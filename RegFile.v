==> flow/design.v <==
module RegFile(src1_sel, src2_sel, wr_sel, data_in, wr_en, clk, src1_out, src2_out);
	parameter index = 4, width = 32, regnumer = (1 << index);
	input wr_en, clk;
	input[3:0] src1_sel, src2_sel, wr_sel;
	input[width - 1:0] data_in; 
	output[width - 1:0] src1_out, src2_out;
	reg[width-1:0] data [0:regnumer];
	integer i;
	initial begin
		for (i= 4'b0000; i<5'b10000; i=i+1) data[i] = 32'd0;
	end
	always @ (posedge clk) begin
		if (wr_en == 1'b1) begin
			data[wr_sel] <= data_in;
		end
	end		
	assign src1_out = data[src1_sel];
	assign src2_out = data[src2_sel];
endmodule
* Step by step through the tools: RegFile
The steps from the RTL of RegFile to its reports follow in flow order. Line numbers count from 1 in the design file above. Operators carry their Yosys type and port widths (W data, S select, Z words). Library cell names are shortened. The mark -- stands for no value.
Design: top module RegFile, clock port clk, standard-cell library sky130hd, corner tt_025C_1v80

* After elaboration
Source: Yosys, flattened and elaborated, memories not mapped. Widths are those after wreduce; folded enables and synchronous resets count as part of the registers. Registers that Yosys merges into a memory's read port (data or address) are not register bits. Print and check cells do not count. Equal cells are merged and count once. Yosys's memory passes give these memory sizes; they may raise the number of words (mostly to a power of two), join words into wider ones and drop unused or constant bits.
Cells by class: multiplexer cells 3
Operators by type and width (number):
- $mux W32 | 1
- $mux W5 | 1
- $mux W1 | 1
Word-level totals: flip-flop bits (word level) 0, memory bits (writable) 544, memories 1, output and inout bits 64, cells after elaboration 4
Memory list:
- data | words 17, width 32, read ports 2, write ports 1, RTL line 7 | reg[width-1:0] data [0:regnumer];

* Depth
Yosys ltp: most cells in a row. Word level: on the elaborated netlist, between registers, memories and ports. Mapped: between sequential cells and ports; inverters and the memories' decode and read muxes count.
Depth: depth after elaboration 1, ABC_AREA 0, depth in mapped cells 5, gate-level depth less buffers 3

* After synthesis
Source: synth_stat.txt of the flow (Yosys; design flattened, memories mapped). It holds for the ABC_AREA given above (unset counts as 0); a run with the other value may have another netlist.
Synthesis totals: cell count 1077, synthesis area 22905.7 µm², flip-flops 512, buffers 86
Cell types:
- edfxtp_1 | number 512, total area 1.54E+04 µm²
- mux4_2 | number 256, total area 5765.53 µm²
- a22oi_1 | number 128, total area 960.922 µm²
- nand2_1 | number 65, total area 243.984 µm²
- buf_4 | number 18, total area 135.13 µm²
- clkbuf_1 | number 33, total area 123.869 µm²
- buf_1 | number 20, total area 75.072 µm²
- buf_2 | number 15, total area 75.072 µm²
- nor2_1 | number 14, total area 52.55 µm²
- nor2b_1 | number 4, total area 25.024 µm²
- nor3_1 | number 4, total area 20.019 µm²
- nand3b_1 | number 2, total area 15.014 µm²
- and2_1 | number 2, total area 12.512 µm²
- nand2b_1 | number 2, total area 12.512 µm²
- or3b_2 | number 1, total area 8.758 µm²
- nand3_1 | number 1, total area 5.005 µm²

* Worst setup path after synthesis
OpenSTA on the mapped netlist: ideal clock, no wires. The path of least setup slack (recovery checks aside). Input and output delay are each 20% of the period. Register names are those of the netlist, which keeps one name where synthesis merged equal registers.
Timing post-synthesis: kind in2reg, start input wr_sel[2], end memory data[0][0], period 3950 ps, library setup time 461 ps, launch time at the first pin 790 ps, arrival time 3510 ps, path slack -21 ps, delay of the path 3181 ps, stages on the path 2, path buffers 0, synthesis period reached 3971 ps
"delay of the path" = arrival - input delay + setup time. "stages on the path" counts driving pins, that of a launching flip-flop among them; a cell with two outputs on the path counts twice. "synthesis period reached" is the clock period less the worst setup slack; recovery checks do not enter. This is arithmetic on one report: input and output delays are still those of the set period (20% each). Between the ends stands the longest chain of elaborated cells between them, by number of cells; it is not shown to be the way that was timed. Of several equally long chains one is given. A line is the first line of the expression or statement that the cell stems from. Yosys adds cells for indexed reads and writes and turns some case tables into memories.
On the way, post-synthesis: cells stage by stage or3b_2 -> nor3_1, length of the longest elaborated chain 1, elaborated cells between the ends (all ways) 1, RTL lines with such cells 1, classes of those cells 1 x mux
Ends and longest elaborated chain, post-synthesis:
- start, declared | RTL line 4 | input[3:0] src1_sel, src2_sel, wr_sel;
- $mux W5 | RTL line 13 | if (wr_en == 1'b1) begin
- end, declared | RTL line 7 | reg[width-1:0] data [0:regnumer];

* Timing after layout
From the final timing report of entry A: the path of least setup slack in the routed layout; clock arrival at registers is part of the times. The report prints the path's times to 10 ps; the period is as set.
Timing post-layout: kind in2out, start input src2_sel[0], end output src2_out[15], period 3770 ps, launch time at the first pin 750 ps, arrival time 2740 ps, path slack 280 ps, stages on the path 7, path buffers 4
Between the ends stands the longest chain of elaborated cells between them, by number of cells; it is not shown to be the way that was timed. Of several equally long chains one is given. The chain passes a memory read, where the word-level depth is cut; so it can be longer than that depth.
On the way, post-layout: cells stage by stage buf_8 -> buf_12 -> buf_12 -> mux4_2 -> a22oi_1 -> nand2_1 -> clkdlybuf4s50_1, length of the longest elaborated chain 1, elaborated cells between the ends (all ways) 1, RTL lines with such cells 1, classes of those cells 1 x memory
Ends and longest elaborated chain, post-layout:
- start, declared | RTL line 4 | input[3:0] src1_sel, src2_sel, wr_sel;
- $mem_v2 Z17 W32 | RTL line 7 | reg[width-1:0] data [0:regnumer];
- end, declared | RTL line 6 | output[width - 1:0] src1_out, src2_out;

Data sheet: physical implementation of RegFile

Below are 2 stored runs of the flow (Yosys, OpenROAD; platform sky130hd) on RegFile, each with its settings and what was measured, unordered. Constraints: input delay and output delay 20% of the set period each, output load 0.01 pF.
By "period reached" is meant the clock period of the run minus its worst setup slack. This is arithmetic on one report: input and output delays are still those of the set period (20% each).
"overall power" rests on the timing tool's default activity at the inputs, not on a simulated workload.

[entry A] flow files
==> flow/run.sh <==
#!/bin/bash
# the make line also repeats the synthesis and layout settings of config.mk as NAME=value (left out here)
make -C /OpenROAD-flow-scripts/flow DESIGN_CONFIG=/design/flow/config.mk WORK_HOME=/design/flow/orfs CLKGATE_MAP_FILE= finish
==> flow/config.mk <==
export PLATFORM = sky130hd
export DESIGN_NAME = RegFile
export DESIGN_NICKNAME = RegFile
export VERILOG_FILES = /design/flow/design.v
export SDC_FILE = /design/flow/constraint.sdc
export NUM_CORES = 4
export LEC_CHECK = 0
export ABC_AREA = 0
export CAP_MARGIN = 20
export CELL_PAD_IN_SITES_GLOBAL_PLACEMENT = 2
export CORE_ASPECT_RATIO = 1.16
export CORE_MARGIN = 2
export CORE_UTILIZATION = 33
export MAX_ROUTING_LAYER = met4
export PLACE_DENSITY_LB_ADDON = 0.12
export SLEW_MARGIN = 35
==> flow/constraint.sdc <==
create_clock -name core_clock -period 3.77 [get_ports {clk}]
set_input_delay 0.7540 -clock core_clock [delete_from_list [all_inputs] [get_ports {clk}]]
set_output_delay 0.7540 -clock core_clock [all_outputs]
set_load 0.01 [all_outputs]

[entry A] result: utilization after routing 0.399; overall power 12,677 uW; summed negative setup slack 0 ps; period reached 3,491 ps; std-cell area (final layout) 27,550.2 µm²; die footprint 71,540.2 µm²; worst slack on setup checks 279 ps; cell area after synthesis 22,905.7 µm²

[entry B] flow files
==> flow/run.sh <==
#!/bin/bash
# the make line also repeats the synthesis and layout settings of config.mk as NAME=value (left out here)
make -C /OpenROAD-flow-scripts/flow DESIGN_CONFIG=/design/flow/config.mk WORK_HOME=/design/flow/orfs CLKGATE_MAP_FILE= finish
==> flow/config.mk <==
export PLATFORM = sky130hd
export DESIGN_NAME = RegFile
export DESIGN_NICKNAME = RegFile
export VERILOG_FILES = /design/flow/design.v
export SDC_FILE = /design/flow/constraint.sdc
export NUM_CORES = 4
export LEC_CHECK = 0
export ABC_AREA = 1
export CAP_MARGIN = 20
export CORE_MARGIN = 2
export CORE_UTILIZATION = 53
export CTS_CLUSTER_DIAMETER = 71
export GPL_ROUTABILITY_DRIVEN = 0
export GPL_TIMING_DRIVEN = 1
export PLACE_DENSITY_LB_ADDON = 0.25
export SETUP_SLACK_MARGIN = 1.1
export SLEW_MARGIN = 20
==> flow/constraint.sdc <==
create_clock -name core_clock -period 4.12 [get_ports {clk}]
set_input_delay 0.8240 -clock core_clock [delete_from_list [all_inputs] [get_ports {clk}]]
set_output_delay 0.8240 -clock core_clock [all_outputs]
set_load 0.01 [all_outputs]

[entry B] result: worst slack on setup checks 897 ps; std-cell area (final layout) 31,986.9 µm²; cell area after synthesis 27,387.5 µm²; utilization after routing 0.625; period reached 3,223 ps; die footprint 53,508.9 µm²; summed negative setup slack 0 ps; overall power 12,238 uW
